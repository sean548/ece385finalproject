==> flow/design.v <==
module  Mario (input         Clk,                  
                             Reset,                
									  frame_clk,            
					input [9:0]   DrawX, DrawY,         
					input [1:0]   keymove,              
					input	        keypress_B,           
					input         keypress_A,	         
					input         pause,                
					input         Size,		 			   
					output [9:0]  mario_distx,mario_disty,
					output 		  Is_Mario              
              );
    parameter [9:0] Mario_X_Start = 10'd32;       
    parameter [9:0] Mario_Y_Start = 10'd384;      
    parameter [9:0] Mario_X_Min = 10'd0;           
    parameter [9:0] Mario_X_Max = 10'd640;     	   
    parameter [9:0] Mario_Y_Min = 10'd0;       	   
    parameter [9:0] Mario_Y_Max = 10'd416;     	   
    parameter [9:0] Mario_X_Step = 10'd3;      	   
    parameter [9:0] Mario_Y_Step = 10'd20;         
    parameter [9:0] Mario_Size = 10'd32;           
    logic [9:0] Mario_X_Pos,
					 Mario_X_Motion,
					 Mario_Y_Pos,
					 Mario_Y_Motion;
    logic [9:0] Mario_X_Pos_in,
					 Mario_X_Motion_in,
					 Mario_Y_Pos_in,
					 Mario_Y_Motion_in;
	 logic [9:0] Ground_Height = 384;
	 logic [9:0] Mario_Size_X  = 32;
	 logic [9:0] Mario_Size_Y  = 32;
    logic frame_clk_delayed, frame_clk_rising_edge;
    always_ff @ (posedge Clk) begin
        frame_clk_delayed <= frame_clk;
        frame_clk_rising_edge <= (frame_clk == 1'b1) && (frame_clk_delayed == 1'b0);
    end
    always_ff @ (posedge Clk)
    begin
        if (Reset)
        begin
            Mario_X_Pos <= Mario_X_Start;
            Mario_Y_Pos <= Mario_Y_Start;
            Mario_X_Motion <= 10'd0;
            Mario_Y_Motion <= 10'd0;
        end
        else
        begin
            Mario_X_Pos <= Mario_X_Pos_in;
            Mario_Y_Pos <= Mario_Y_Pos_in;
            Mario_X_Motion <= Mario_X_Motion_in;
            Mario_Y_Motion <= Mario_Y_Motion_in;
        end
    end
	 assign mario_distx = DrawX - Mario_X_Pos;
	 assign mario_disty = DrawY - Mario_Y_Pos;
    always_comb
    begin
        Mario_X_Pos_in = Mario_X_Pos;
        Mario_Y_Pos_in = Mario_Y_Pos;
        Mario_X_Motion_in = Mario_X_Motion;
        Mario_Y_Motion_in = Mario_Y_Motion;  
        if (frame_clk_rising_edge)
        begin
				if(keymove == 3'b000)
					Mario_X_Motion_in= 0;  
				if(keymove == 3'b001)
				begin
					if(keypress_B == 1'b0)
						Mario_X_Motion_in = Mario_X_Step;
					if(keypress_B == 1'b1)
						Mario_X_Motion_in = Mario_X_Step + 1'b11;
				end
				if(keymove == 3'b010)
				begin
					if(keypress_B == 1'b0)
						Mario_X_Motion_in =~(Mario_X_Step) + 1'b1;
					if(keypress_B == 1'b1)
						Mario_X_Motion_in =~(Mario_X_Step) - 1'b10;
				end
				if(keypress_A == 1'b1 && (Mario_Y_Pos >= Ground_Height + Mario_Size))
				begin
					if((Mario_Y_Pos + Mario_Size) >= Ground_Height)
					begin
						Mario_Y_Pos_in = Mario_Y_Pos + Mario_Y_Motion;
						Mario_Y_Motion_in =~(Mario_Y_Step) + 1'b1;
					end
				end
				else if((Mario_Y_Pos - Mario_Size) == Mario_X_Max)
					Mario_X_Motion_in = 0;
				else if(((Mario_X_Pos - Mario_Size) || (Ground_Height - Mario_Size) || (Mario_Y_Pos + Mario_Y_Motion + Mario_Size)) > Ground_Height)
					Mario_Y_Pos_in = (Ground_Height - Mario_Size);
				else
				begin
					Mario_Y_Pos_in = Mario_Y_Pos + Mario_Y_Motion;
					Mario_Y_Motion_in = Mario_Y_Motion + 1'b1;
				end
            if( Mario_Y_Pos + Mario_Size >= Ground_Height )   
				begin
					 if(keypress_A==1'b1)
						Mario_Y_Motion_in = (~(Mario_Y_Step) + 1'b1);   
					 else
						Mario_Y_Motion_in = 0;
				end
            if ( Mario_Y_Pos <= Mario_Y_Min + Mario_Size )   
				begin
                Mario_Y_Motion_in = Mario_Y_Step;
				end
				if( Mario_X_Pos + Mario_Size >= 10'd320 )   
				begin
					 if(keymove == 3'b010)
						Mario_X_Motion_in = (~(Mario_X_Step) + 1'b1);
                else
						Mario_X_Motion_in = 0;
				end
				else if ( Mario_X_Pos <= Mario_X_Min + 10'd0 )   
				begin
					 if(keymove == 3'b001)
						Mario_X_Motion_in = Mario_X_Step;
                else
						Mario_X_Motion_in = 0;
				end
            Mario_X_Pos_in = Mario_X_Pos + Mario_X_Motion;
        end
    end
    always_comb
	 begin
		  if ( DrawX >= Mario_X_Pos && DrawX < Mario_X_Pos + Mario_Size_X &&
				 DrawY >= Mario_Y_Pos && DrawY < Mario_Y_Pos + Mario_Size_Y)
            Is_Mario = 1'b1;
        else
            Is_Mario = 1'b0;
    end
endmodule 
# From RTL to reports: Mario
# Tool output for the design above, in the order of the flow.
# Lines are those of the file above, counted from 1.
# Operators carry their Yosys type and port widths (W data, S select, Z words).
# Cell names lack the library's common part.
# A cell with - has no value.
# inputs
top	Mario
clock	Clk
lib	sky130hd
pvt_corner	tt_025C_1v80

# After elaboration
# Yosys after proc, flatten, opt, wreduce and memory -nomap, before mapping. Memory bits, and registers merged into a memory's read port (data or address), are not among the register bits. Print and check cells are not counted. Equal cells are merged and count once.
# bits
out_inout_bits	21
in_bits	29
word_cells	67
regBits	42
# classes
mux	22
n_eq	8
cmp	10
reduce_and_logical	10
logic	1
add_sub_neg	10
# op_table
cell	n
$mux W10	18
$add A10 B6 Y10 const B	3
$ge A10 B9 Y1 const B	3
$add A10 B10 Y10	2
$sub A10 B10 Y10	2
$ge A10 B10 Y1	2
$lt A10 B10 Y1	2
$sub A10 B6 Y10 const B	2
$logic_or A1 B10 Y1	1
$add A10 B1 Y10 const B	1
$le A10 B1 Y1 const B	1
$eq A10 B10 Y1 const B	1
$logic_or A10 B10 Y1 const B	1
$le A10 B6 Y1 const B	1
$gt A1 B9 Y1 const B	1
$ne A3 B2 Y1 const B	2
$logic_and A1 B1 Y1	5
$reduce_and A4 Y1	1
$ne A3 B1 Y1 const B	1
$reduce_and A3 Y1	1
$mux W3	1
$eq A2 B1 Y1 const B	1
$ne A2 B1 Y1 const B	1
$eq A2 B2 Y1 const B	1
$ne A2 B2 Y1 const B	1
$logic_not A2 Y1	1
$mux W2	1
$mux W1	2
$not A1 Y1	1

# Logic depth
# Depth = most cells in a row (Yosys ltp): at word level without a register or memory, in the mapped netlist without a sequential cell, where the memories' decode and read muxes count.
# depth
depth_word	9
ABC_AREA	0
depth_mapped	9
mapped_depth_nobuf	9

# Synthesis result
# Yosys stat after the flow's synthesis: flattened, memories mapped to cells. It holds for the ABC_AREA given above (unset counts as 0); a run with the other value may have another netlist.
# Totals and module areas in this step are rounded.
# types
cell_type	n	area_total_um2
dfxtp_1	42	840.806
ha_1	52	650.624
xnor2_1	25	218.96
nor2_1	51	191.434
inv_1	41	153.898
mux2i_1	13	130.125
o21ai_0	26	130.125
nor3_1	24	120.115
nand3_1	22	110.106
nand2_1	27	101.347
a21oi_1	19	95.091
nand4_1	13	81.328
fa_1	4	80.077
xor2_1	8	70.067
nand3b_1	9	67.565
a21o_1	7	52.55
o211ai_1	6	45.043
a2111oi_0	5	43.792
# Other cell types: 57; their cells: 126.
# mapped
sequential_area_um2	841
buf_cells	14
area_um2	4190
ffs	42
stdcells	520

# Timing after synthesis
# Source: OpenSTA report_checks on the synthesized netlist (no wires, ideal clock, input and output delay 20% of the period each), path of least setup slack; recovery checks are left aside. Register names are those of the netlist, which keeps one name where synthesis merged equal registers.
# synth_timing
path_type	input -> output
startpoint	input port DrawX[0]
endpoint	output port Is_Mario
in_delay_ps	622
required_ps	2488
driving_pins	9
output_delay_ps	622
tclk_ps	3110
arrival_time_ps	2488
path_delay_ps	1866
launch_ps	622
path_buffers	0
setup_slack_ps	0
synth_period_reached_ps	3110
# "path_delay_ps" = arrival - input delay + setup time.
# A path that ends at an output port has no setup time.
# "driving_pins": output pins that drive a net of the path, with the launching flip-flop's if there is one; two outputs of one cell count as two.
# "synth_period_reached_ps" is the clock period less the worst setup slack; recovery checks do not enter. This is arithmetic on one report: input and output delays are still those of the set period (20% each).
# Between the ends stands the longest chain of elaborated cells between them, by number of cells; it is not shown to be the way that was timed. Of several equally long chains one is given.
# Each line given opens the expression or statement behind the cell; cells for indexed reads and writes are added by Yosys, which also makes memories of some case tables.
# synth_between
path_cell_list	inv_1 -> ha_1 -> fa_1 -> nand2b_1 -> a21boi_0 -> o211ai_1 -> a31oi_1 -> nor4_1 -> nor4_1
elab_chain_len	5
cells_between	6
lines_between	1
classes_between	compare (2); mux (1); reduce/logical (3)
# synth_lines
item	line	text
start, declared	4	input [9:0] DrawX, DrawY,
$ge A10 B10 Y1	128	if ( DrawX >= Mario_X_Pos && DrawX < Mario_X_Pos + Mario_Size_X &&
$logic_and A1 B1 Y1 (3 in a row)	128
$mux W1	128
end, declared	11	output Is_Mario

# Worst path after layout
# Path of least setup slack in the final report of record 1 (OpenROAD, finished layout, wires in). Where an end is a register, its clock arrival counts in the times.
# The path's times are printed in steps of 10 ps; the period is the one set.
# layout_timing
path_type	input -> output
startpoint	input port DrawX[0]
endpoint	output port Is_Mario
driving_pins	11
arrival_time_ps	3840
tclk_ps	4680
required_ps	3740
output_delay_ps	940
setup_slack_ps	-100
path_buffers	2
in_delay_ps	940
launch_ps	940
# Between the ends stands the longest chain of elaborated cells between them, by number of cells; it is not shown to be the way that was timed. Of several equally long chains one is given.
# layout_between
path_cell_list	clkdlybuf4s50_1 -> inv_1 -> ha_1 -> fa_1 -> nand2b_1 -> a21boi_0 -> o211ai_1 -> a31oi_2 -> nor4_1 -> nor4_1 -> clkdlybuf4s50_1
elab_chain_len	5
cells_between	6
lines_between	1
classes_between	compare (2); mux (1); reduce/logical (3)
# layout_lines
item	line	text
start, declared	4	input [9:0] DrawX, DrawY,
$ge A10 B10 Y1	128	if ( DrawX >= Mario_X_Pos && DrawX < Mario_X_Pos + Mario_Size_X &&
$logic_and A1 B1 Y1 (3 in a row)	128
$mux W1	128
end, declared	11	output Is_Mario

# Measured data: module Mario, platform sky130hd, 2 stored runs of the flow under differing settings, order arbitrary. Input and output delays are each 20% of the period that was set; the output load is 0.01 pF.
# "period_reached_ps": clock period set for the run, less the worst setup slack. It is reckoned from that one timing run; input and output delays stay at 20% of the period that was set.
# "worst_path_ps" means the part of the period allowed to the worst setup path (the constraints hold back 20% at inputs and 20% at outputs) less its slack; where the path has registers, the arrival times of their clocks count too.
# "totalPower_uw" rests on the timing tool's default activity at the inputs, not on a simulated workload.
# "worst_path_ps" is known to 10 ps.
# Measured values are rounded.
# A setting shown as . is not set for that run.
run name	period_ns	CORE_UTILIZATION	SETUP_SLACK_MARGIN	PLACE_DENSITY	CORE_ASPECT_RATIO	CORE_MARGIN	CELL_PAD_IN_SITES_GLOBAL_PLACEMENT	CELL_PAD_IN_SITES_DETAIL_PLACEMENT	GPL_ROUTABILITY_DRIVEN	CTS_CLUSTER_SIZE	CAP_MARGIN	MIN_ROUTING_LAYER	SLEW_MARGIN	die_um2	layout_utilization_pct	synth_chip_area_um2	period_reached_ps	fin_ws_ps	final_hold_ws_ps	finalCellArea_um2	totalPower_uw	setupTns_ps	worst_path_ps	timing.worst_path_kind
record 1	4.68	45	-0.36	0.64	1.02	8	2	1	0	88	10	met2	20	12600	53.9	4190	4777	-97	384	4860	1060	-97	2900	input -> output
record 2	3.82	40	.	.	.	2	.	.	.	.	20	.	20	11300	51.1	4190	3688	132	388	5230	1320	0	2160	input -> output
